==> flow/design.v <==
module BitCell( input clk,  input rst, input D, input WriteEnable, input ReadEnable1, input ReadEnable2, inout Bitline1, inout Bitline2);
wire q;
dff ff(.q(q), .d(D), .wen(WriteEnable), .clk(clk), .rst(rst));
assign Bitline1 = (ReadEnable1) ? q : 1'bz;
assign Bitline2 = (ReadEnable2) ? q : 1'bz;
endmodule 
module dff (q, d, wen, clk, rst);
    output         q;  
    input          d;  
    input 	   wen;  
    input          clk;  
    input          rst;  
    reg            state;
    assign q = state;
    always @(posedge clk) begin
      state = rst ? 0 : (wen ? d : state);
    end
endmodule
module idex(input clk, rst, stall_reset, flush, write, stall_in, ifid_flush, input[2:0] idex_nvz, input [15:0] inst_data, pc, SrcData1, SrcData2, output stall_out, flush_out, flush_out2, output [15:0] inst_data_pl, pc_pl, SrcData1_pl, SrcData2_pl);
wire reset;
assign reset = rst | stall_reset;
register_16b inst_reg(.clk(clk), .rst(reset|flush), .write_en(write), .data_in(inst_data), .data_out(inst_data_pl));
register_16b SrcData1_reg(.clk(clk), .rst(reset), .write_en(write), .data_in(SrcData1), .data_out(SrcData1_pl));
register_16b SrcData2_reg(.clk(clk), .rst(reset), .write_en(write), .data_in(SrcData2), .data_out(SrcData2_pl));
register_16b pc_reg(.clk(clk), .rst(reset|flush), .write_en(write), .data_in(pc), .data_out(pc_pl));
dff stall(.q(stall_out), .d(stall_in), .wen(write), .clk(clk), .rst(rst));
dff flushff(.q(flush_out), .d(flush), .wen(write), .clk(clk), .rst(reset));
dff flush2ff(.q(flush_out2), .d(ifid_flush), .wen(write), .clk(clk), .rst(reset));
endmodule
module register_16b(input clk, rst, write_en, input[15:0] data_in, output [15:0] data_out);
	dff bit0(.q(data_out[0]), .d(data_in[0]), .wen(write_en), .clk(clk), .rst(rst));
	dff bit1(.q(data_out[1]), .d(data_in[1]), .wen(write_en), .clk(clk), .rst(rst));
	dff bit2(.q(data_out[2]), .d(data_in[2]), .wen(write_en), .clk(clk), .rst(rst));
	dff bit3(.q(data_out[3]), .d(data_in[3]), .wen(write_en), .clk(clk), .rst(rst));
	dff bit4(.q(data_out[4]), .d(data_in[4]), .wen(write_en), .clk(clk), .rst(rst));
	dff bit5(.q(data_out[5]), .d(data_in[5]), .wen(write_en), .clk(clk), .rst(rst));
	dff bit6(.q(data_out[6]), .d(data_in[6]), .wen(write_en), .clk(clk), .rst(rst));
	dff bit7(.q(data_out[7]), .d(data_in[7]), .wen(write_en), .clk(clk), .rst(rst));
	dff bit8(.q(data_out[8]), .d(data_in[8]), .wen(write_en), .clk(clk), .rst(rst));
	dff bit9(.q(data_out[9]), .d(data_in[9]), .wen(write_en), .clk(clk), .rst(rst));
	dff bit10(.q(data_out[10]), .d(data_in[10]), .wen(write_en), .clk(clk), .rst(rst));
	dff bit11(.q(data_out[11]), .d(data_in[11]), .wen(write_en), .clk(clk), .rst(rst));
	dff bit12(.q(data_out[12]), .d(data_in[12]), .wen(write_en), .clk(clk), .rst(rst));
	dff bit13(.q(data_out[13]), .d(data_in[13]), .wen(write_en), .clk(clk), .rst(rst));
	dff bit14(.q(data_out[14]), .d(data_in[14]), .wen(write_en), .clk(clk), .rst(rst));
	dff bit15(.q(data_out[15]), .d(data_in[15]), .wen(write_en), .clk(clk), .rst(rst));
endmodule
==> Reports on idex <==
What the tools print for idex, step after step.
Lines are those of the file above, counted from 1.
Cell names lack the library's common part.
{ "inputs": {"design": "idex", "clock_port": "clk", "lib": "sky130hd", "pvt_corner": "tt_025C_1v80"} }

==> After elaboration <==
Source: Yosys, flattened and elaborated, memories not mapped. Widths are those after wreduce; folded enables and synchronous resets count as part of the registers. Registers that Yosys merges into a memory's read port (data or address) are not register bits. Print and check cells do not count. Equal cells are merged and count once.
{ "classes": {"logic": 2} }
{ "op_table": {"columns": ["op", "count"], "rows": [
  ["1-bit bitwise OR", 2]
]} }
{ "bits": {"regBits": 67, "in_bits": 74, "out_inout_bits": 67, "elab_cells": 69} }

==> Depth <==
Longest topological path by Yosys (ltp), each cell counted once; first at word level (registers and memories cut), then after technology mapping (sequential cells cut; the memories' decode and read muxes count).
{ "logic_depth": {"ltp_word": 2, "abc_area": 0, "mapped_depth": 5, "depth_no_buf": 2} }

==> Synthesis result <==
Source: synth_stat.txt of the flow (Yosys; design flattened, memories mapped). It holds for the ABC_AREA given above (unset counts as 0); a run with the other value may have another netlist.
{ "by_type": {"columns": ["cell", "count", "type_area_um2"], "rows": [
  ["dfxtp_1", 67, 1.34E+03],
  ["mux2i_1", 67, 670.643],
  ["buf_4", 66, 495.475],
  ["nor2_1", 67, 251.491],
  ["buf_6", 8, 90.086],
  ["buf_2", 4, 20.019],
  ["clkbuf_1", 2, 7.507],
  ["or2_1", 1, 6.256],
  ["or3_1", 1, 6.256]
]} }
{ "mapped": {"cell_count": 283, "area_um2": 2889.0, "sequential_area_um2": 1341.3, "ffs": 67, "buf_cells": 80} }
By module: a second synthesis without flattening, with its own total; a netlist apart from the flattened one above.
{ "hier_totals": {"hier_cells": 203, "area_unflattened_um2": 2275.9} }
Rows give one instance, submodules left out.
{ "modules": {"columns": ["mod", "instances", "cells", "mod_area_um2", "seq_area_um2"], "rows": [
  ["dff", 67, 3, 33.8, 20.0],
  ["idex", 1, 2, 12.5, 0.0],
  ["register_16b", 4, 0, 0.0, 0.0]
]} }

==> Worst setup path after synthesis <==
Path of least setup slack by OpenSTA after synthesis, without wires, with an ideal clock, recovery checks aside; 20% of the period is set as input and as output delay. Where synthesis merged equal registers, the netlist keeps one of their names.
{ "synth_path": {"path_kind": "input to register", "start": "in write", "end": "reg SrcData1_reg.bit0.state", "tclk_ns": 1.1, "input_delay_ns": 0.220, "setup_ns": 0.128, "launch_ns": 0.220, "t_arrival_ns": 0.868, "required_ns": 0.972, "path_slack_ns": 0.104, "delay_ns": 0.776, "stages": 5, "path_buffers": 3, "synth_period_reached_ns": 0.996} }
"delay_ns" is the arrival time less input delay plus setup time.
"stages" counts driving pins, that of a launching flip-flop among them; a cell with two outputs on the path counts twice.
"synth_period_reached_ns" is the clock period less the worst setup slack; recovery checks do not enter. This is arithmetic on one report: input and output delays are still those of the set period (20% each).
{ "synth_between": {"cell_sequence": "buf_2 > buf_6 > buf_6 > mux2i_1 > nor2_1"} }
{ "synth_rtl": {"columns": ["item", "line_no", "text"], "rows": [
  ["from (decl)", 19, "module idex(input clk, rst, stall_reset, flush, write, stall_in, ifid_flush, input[2:0] idex_nvz, input [15:0] ..."],
  ["to (assign)", 16, "state = rst ? 0 : (wen ? d : state);"],
  ["to (decl)", 13, "reg            state;"]
]} }
No chain of elaborated cells between the ends is given.

==> Timing after layout <==
From the final timing report of run 2: the path of least setup slack in the routed layout; clock arrival at registers is part of the times.
{ "layout_path": {"path_kind": "register to output", "start": "reg SrcData1_reg.bit15.state", "end": "out SrcData1_pl[15]", "tclk_ns": 2.04, "output_delay_ns": 0.41, "launch_ns": 0.34, "t_arrival_ns": 1.49, "required_ns": 1.63, "path_slack_ns": 0.15, "stages": 3, "path_buffers": 2} }
{ "layout_between": {"cell_sequence": "dfxtp_1 > buf_4 > clkdlybuf4s50_1", "elab_chain_cells": 0, "cells_between": 0, "cone_lines": 0} }
{ "layout_rtl": {"columns": ["item", "line_no", "text"], "rows": [
  ["from (decl)", 13, "reg            state;"],
  ["from (assign)", 16, "state = rst ? 0 : (wen ? d : state);"],
  ["to (decl)", 19, "module idex(input clk, rst, stall_reset, flush, write, stall_in, ifid_flush, input[2:0] idex_nvz, input [15:0] ..."]
]} }

==> runs of idex <==
2 stored runs of idex in the flow (synthesis by Yosys, layout by OpenROAD, sky130hd cells), in arbitrary order. Constraints: input delay and output delay 20% of the set period each, output load 0.01 pF.
"achieved clock period (ns)": clock period set for the run, less the worst setup slack. It is reckoned from that one timing run; input and output delays stay at 20% of the period that was set.
By "worst setup path time (ns)" is meant the share of the clock period that the worst setup path is allowed (20% is reserved at inputs, 20% at outputs), minus its slack. Clock arrival times at its registers enter into it.

settings of run 1
{
  "period_ns": 0.737,
  "CORE_UTILIZATION": 56,
  "PLACE_DENSITY_LB_ADDON": 0.13,
  "CORE_ASPECT_RATIO": 0.52,
  "CELL_PAD_IN_SITES_GLOBAL_PLACEMENT": 3,
  "CELL_PAD_IN_SITES_DETAIL_PLACEMENT": 0,
  "TNS_END_PERCENT": 75,
  "GPL_ROUTABILITY_DRIVEN": 1,
  "SLEW_MARGIN": 10,
  "MIN_ROUTING_LAYER": "met2",
  "MAX_ROUTING_LAYER": "met5",
  "CAP_MARGIN": 20,
  "CORE_MARGIN": 2
}
report of run 1: did not finish, place, FLW-0024

settings of run 2
{
  "period_ns": 2.04,
  "CORE_UTILIZATION": 60,
  "CORE_ASPECT_RATIO": 1.84,
  "CORE_MARGIN": 2,
  "CELL_PAD_IN_SITES_DETAIL_PLACEMENT": 0,
  "ABC_AREA": 0,
  "GPL_TIMING_DRIVEN": 0,
  "GPL_ROUTABILITY_DRIVEN": 1,
  "CTS_CLUSTER_SIZE": 41,
  "CAP_MARGIN": 15,
  "MIN_ROUTING_LAYER": "met1",
  "MAX_ROUTING_LAYER": "met4",
  "SLEW_MARGIN": 20
}
report of run 2
yosys chip area after synthesis (um^2): 2889.0
finish__design__die__area: 5412.1
finish__design__instance__utilization: 0.9615
finish__timing__setup__ws: 0.147
finish__timing__hold__ws: 0.516
achieved clock period (ns): 1.893
worst setup path time (ns): 1.49
worst setup path kind: register to output
